==> flow/design.v <==
`timescale 1ps/1ps
module tracker_core (
    input  wire         clk,
    input  wire         reset_n,
    input  wire         lock_active,       
    input  wire [15:0]  x_in,              
    input  wire [15:0]  y_in,              
    input  wire [15:0]  z_in,              
    input  wire         data_in_valid,     
    output wire         data_in_ready,     
    output wire [15:0]  x_curr,            
    output wire [15:0]  y_curr,            
    output wire [15:0]  z_curr,            
    output wire [15:0]  x_pred,            
    output wire [15:0]  y_pred,            
    output wire [15:0]  z_pred,            
    output wire         data_out_valid,    
    input  wire         data_out_ready,    
    output wire         target_moving      
);
    parameter [15:0] VELOCITY_THRESHOLD = 16'd2;
    reg [15:0] prev_x;
    reg [15:0] prev_y;
    reg [15:0] prev_z;
    reg [15:0] dx;
    reg [15:0] dy;
    reg [15:0] dz;
    reg [15:0] x_reg;
    reg [15:0] y_reg;
    reg [15:0] z_reg;
    reg [15:0] x_predict;
    reg [15:0] y_predict;
    reg [15:0] z_predict;
    reg        buffer_valid;
    wire [15:0] delta_x = (x_in > prev_x) ? (x_in - prev_x) : (prev_x - x_in);
    wire [15:0] delta_y = (y_in > prev_y) ? (y_in - prev_y) : (prev_y - y_in);
    wire [15:0] delta_z = (z_in > prev_z) ? (z_in - prev_z) : (prev_z - z_in);
    assign target_moving = (delta_x >= VELOCITY_THRESHOLD) || (delta_y >= VELOCITY_THRESHOLD) || (delta_z >= VELOCITY_THRESHOLD);
    assign data_in_ready  = ~buffer_valid && lock_active;
    assign data_out_valid = buffer_valid;
    assign x_curr = x_reg;
    assign y_curr = y_reg;
    assign z_curr = z_reg;
    assign x_pred = x_predict;
    assign y_pred = y_predict;
    assign z_pred = z_predict;
    always @(posedge clk or negedge reset_n) begin
        if (!reset_n) begin
            prev_x        <= 16'd0;
            prev_y        <= 16'd0;
            prev_z        <= 16'd0;
            dx            <= 16'd0;
            dy            <= 16'd0;
            dz            <= 16'd0;
            x_reg         <= 16'd0;
            y_reg         <= 16'd0;
            z_reg         <= 16'd0;
            x_predict     <= 16'd0;
            y_predict     <= 16'd0;
            z_predict     <= 16'd0;
            buffer_valid  <= 1'b0;
        end else begin
            if (data_in_valid && data_in_ready) begin
                dx <= x_in - prev_x;
                dy <= y_in - prev_y;
                dy <= z_in - prev_z;
                x_reg <= x_in;
                y_reg <= y_in;
                z_reg <= z_in;
                x_predict <= x_in + dx;
                y_predict <= y_in + dy;
                z_predict <= z_in + dz;
                prev_x <= x_in;
                prev_y <= y_in;
                prev_z <= z_in;
                buffer_valid <= 1'b1;
            end else if (buffer_valid && data_out_ready) begin
                buffer_valid <= 1'b0;  
            end
        end
    end
endmodule
**Reports on tracker_core**

Tool output for the design above, in the order of the flow.
Lines are those of the file above, counted from 1.
Library cell names are shortened.
A cell with n/a has no value.

- Design top: tracker_core
- Clock port: clk
- Standard-cell library: sky130hd
- Timing corner: tt_025C_1v80

**Word level**

Counts by Yosys on the flattened word-level netlist (proc, flatten, opt, wreduce; memories kept). Register bits leave out memories and registers merged into their read ports (data or address). Print and check cells are left out. Cells with the same type and inputs are merged into one.

- Register bits after elaboration: 113
- Input port bits: 53
- Output and inout port bits: 99

- $add $sub $neg: 8
- $lt $le $gt $ge: 6
- Mux-type cells: 5
- Bitwise gates (word level): 1
- Reductions and logical operators: 6

Operators with widths:

| cell | number |
|---|---|
| 16-bit subtractor | 6 |
| 16-bit greater-than comparator | 3 |
| 16-bit by 2-bit >= comparator with 1-bit output (second input constant) | 3 |
| 16-bit two-way mux | 3 |
| 16-bit adder | 2 |
| 1-bit logical AND | 3 |
| 1-bit logical OR | 2 |
| 2-bit nonzero test | 1 |
| 1-bit two-way mux | 2 |
| 1-bit NOT | 1 |

**Longest topological paths**

Depth = most cells in a row (Yosys ltp): at word level without a register or memory, in the mapped netlist without a sequential cell, where the memories' decode and read muxes count.

- Depth in word-level cells: 5
- ABC_AREA: 0
- Depth in mapped cells: 13
- Depth with buffers taken out: 13

**Synthesis result**

Yosys stat after the flow's synthesis: flattened, memories mapped to cells. It holds for the ABC_AREA given above (unset counts as 0); a run with the other value may have another netlist.

- Cells in the netlist: 1292
- Chip area (Yosys): 10341.2 um^2
- Flip-flop cells: 113
- Buffer cells: 73

Cell types:

| cell type | number |
|---|---|
| dfrtp_1 | 113 |
| ha_1 | 123 |
| o21ai_0 | 136 |
| nand2_1 | 160 |
| inv_1 | 136 |
| a21oi_1 | 89 |
| xnor2_1 | 40 |
| xor2_1 | 29 |
| a21o_1 | 27 |
| nor2_1 | 50 |
| clkbuf_1 | 49 |
| fa_1 | 8 |
| mux2_2 | 12 |
| buf_4 | 16 |
| nand3_1 | 24 |
| o31ai_1 | 15 |
| nor3_1 | 21 |
| o21bai_1 | 14 |

Other cell types: 53; their cells: 230.

**Worst setup path after synthesis**

OpenSTA on the mapped netlist: ideal clock, no wires. The path of least setup slack (recovery checks aside). Input and output delay are each 20% of the period. Register names are those of the netlist, which keeps one name where synthesis merged equal registers.

- Kind: input port to output port
- From: input port x_in[0]
- To: output port (name not given)
- Clock period: 4400 ps
- Output delay: 880 ps
- Launch time at the first pin: 880 ps
- Arrival: 3378 ps
- Data required time: 3520 ps
- Setup slack: 142 ps
- Delay of the path: 2498 ps
- Stages on the path: 12
- Synthesis period reached: 4258 ps

"delay of the path" is the arrival time less input delay plus setup time.
At an output port there is no setup time.
"stages on the path": output pins that drive a net of the path, with the launching flip-flop's if there is one; two outputs of one cell count as two.
"synthesis period reached" is the clock period less the worst setup slack; recovery checks do not enter. This is arithmetic on one report: input and output delays are still those of the set period (20% each).
Between the ends stands the longest chain of elaborated cells between them, by number of cells; it is not shown to be the way that was timed. Of several equally long chains one is given.
A line is the first line of the expression or statement that the cell stems from. Yosys adds cells for indexed reads and writes and turns some case tables into memories.

- Cell sequence: ha_1 -> inv_1 -> fa_1 -> a211oi_2 -> mux2_2 -> nor2_1 -> nor2_1 -> or4_1 -> a2111oi_0 -> nand4_1 -> a21oi_1 -> o211ai_1
- Length of the longest elaborated chain: 5
- Elaborated cells between the ends (all ways): 7
- Those cells by class: add/sub: 2; compare: 2; mux: 1; reduce/logical: 2

Ends and longest elaborated chain, post-synthesis:

| item | RTL line | source |
|---|---|---|
| start: declaration | 6 | `input  wire [15:0]  x_in,` |
| 16-bit subtractor | 35 | `wire [15:0] delta_x = (x_in > prev_x) ? (x_in - prev_x) : (prev_x - x_in);` |
| 16-bit two-way mux | 35 |  |
| 16-bit by 2-bit >= comparator with 1-bit output | 38 |  |
| 1-bit logical OR (2 in a row) | 38 |  |
| end: declaration | 19 |  |

**Path in the finished layout**

From the final timing report of flow run 1: the path of least setup slack in the routed layout; clock arrival at registers is part of the times.
The report prints the path's times to 10 ps; the period is as set.

- Kind: flip-flop to output port
- From: register prev_x[0]
- To: output port (name not given)
- Clock period: 3250 ps
- Output delay: 650 ps
- Launch time at the first pin: 430 ps
- Arrival: 3640 ps
- Data required time: 2600 ps
- Setup slack: -1040 ps
- Stages on the path: 16

Between the ends stands the longest chain of elaborated cells between them, by number of cells; it is not shown to be the way that was timed. Of several equally long chains one is given.

- Cell sequence: dfrtp_1 -> inv_2 -> ha_4 -> inv_2 -> fa_2 -> a211oi_4 -> mux2_4 -> nor2_1 -> nor2_1 -> or4_4 -> a2111oi_4 -> nand4_1 -> a21oi_1 -> buf_4 -> o211ai_1 -> buf_2
- Length of the longest elaborated chain: 5
- Elaborated cells between the ends (all ways): 7
- Those cells by class: add/sub: 2; compare: 2; mux: 1; reduce/logical: 2

Ends and longest elaborated chain, post-layout:

| item | RTL line | source |
|---|---|---|
| start: declaration | 22 | `reg [15:0] prev_x;` |
| start: assignment | 49 | `prev_x        <= 16'd0;` |
| start: assignment | 73 | `prev_x <= x_in;` |
| 16-bit subtractor | 35 | `wire [15:0] delta_x = (x_in > prev_x) ? (x_in - prev_x) : (prev_x - x_in);` |
| 16-bit two-way mux | 35 |  |
| 16-bit by 2-bit >= comparator with 1-bit output | 38 |  |
| 1-bit logical OR (2 in a row) | 38 |  |
| end: declaration | 19 |  |

Wiki page: tracker_core / flow data

Settings and measured results of 2 stored flow runs for module tracker_core (sky130hd), not sorted in any way. The constraints put input and output delay at 20% of the set period each and load the outputs with 0.01 pF.
By "period reached" is meant the clock period of the run minus its worst setup slack. This is arithmetic on one report: input and output delays are still those of the set period (20% each).
By "time used up by the worst setup path" is meant the share of the clock period that the worst setup path is allowed (20% is reserved at inputs, 20% at outputs), minus its slack. Clock arrival times at its registers enter into it.
By "power" is meant OpenSTA's value without simulated activity: inputs other than the clock are taken to toggle once in ten clock periods, and the tool carries that through the logic.
"time used up by the worst setup path" is given in steps of 10 ps.
Among the settings, - means not set for that run.

| setting or result | flow run 1 | flow run 2 |
|---|---|---|
| period_ns | 3.25 | 2.47 |
| CORE_UTILIZATION | 42 | 18 |
| SETUP_SLACK_MARGIN | 0.42 | 0.57 |
| PLACE_DENSITY_LB_ADDON | 0.17 | - |
| HOLD_SLACK_MARGIN | 0.11 | - |
| CORE_MARGIN | 2 | 2 |
| GPL_TIMING_DRIVEN | 1 | - |
| GPL_ROUTABILITY_DRIVEN | 1 | 0 |
| CAP_MARGIN | 40 | 25 |
| SLEW_MARGIN | 20 | 20 |
| CORE_ASPECT_RATIO | - | 1.03 |
| CELL_PAD_IN_SITES_DETAIL_PLACEMENT | - | 1 |
| ABC_AREA | - | 1 |
| CTS_CLUSTER_DIAMETER | - | 82 |
| chip area after synthesis (Yosys) (um^2) | 10341.2 | 11777.5 |
| area of the die (um^2) | 25893.6 | 67492.1 |
| standard-cell area after routing (um^2) | 16230.6 | 19571.3 |
| utilization of the finished layout (%) | 66.9 | 30.1 |
| worst slack on setup checks (ps) | -1042 | -1170 |
| setup total negative slack (ps) | -1042 | -1170 |
| power (W) | 0.011103 | 0.017215 |
| period reached (ps) | 4292 | 3640 |
| time used up by the worst setup path (ps) | 3640 | 3150 |
| worst path kind | flip-flop to output port | flip-flop to output port |
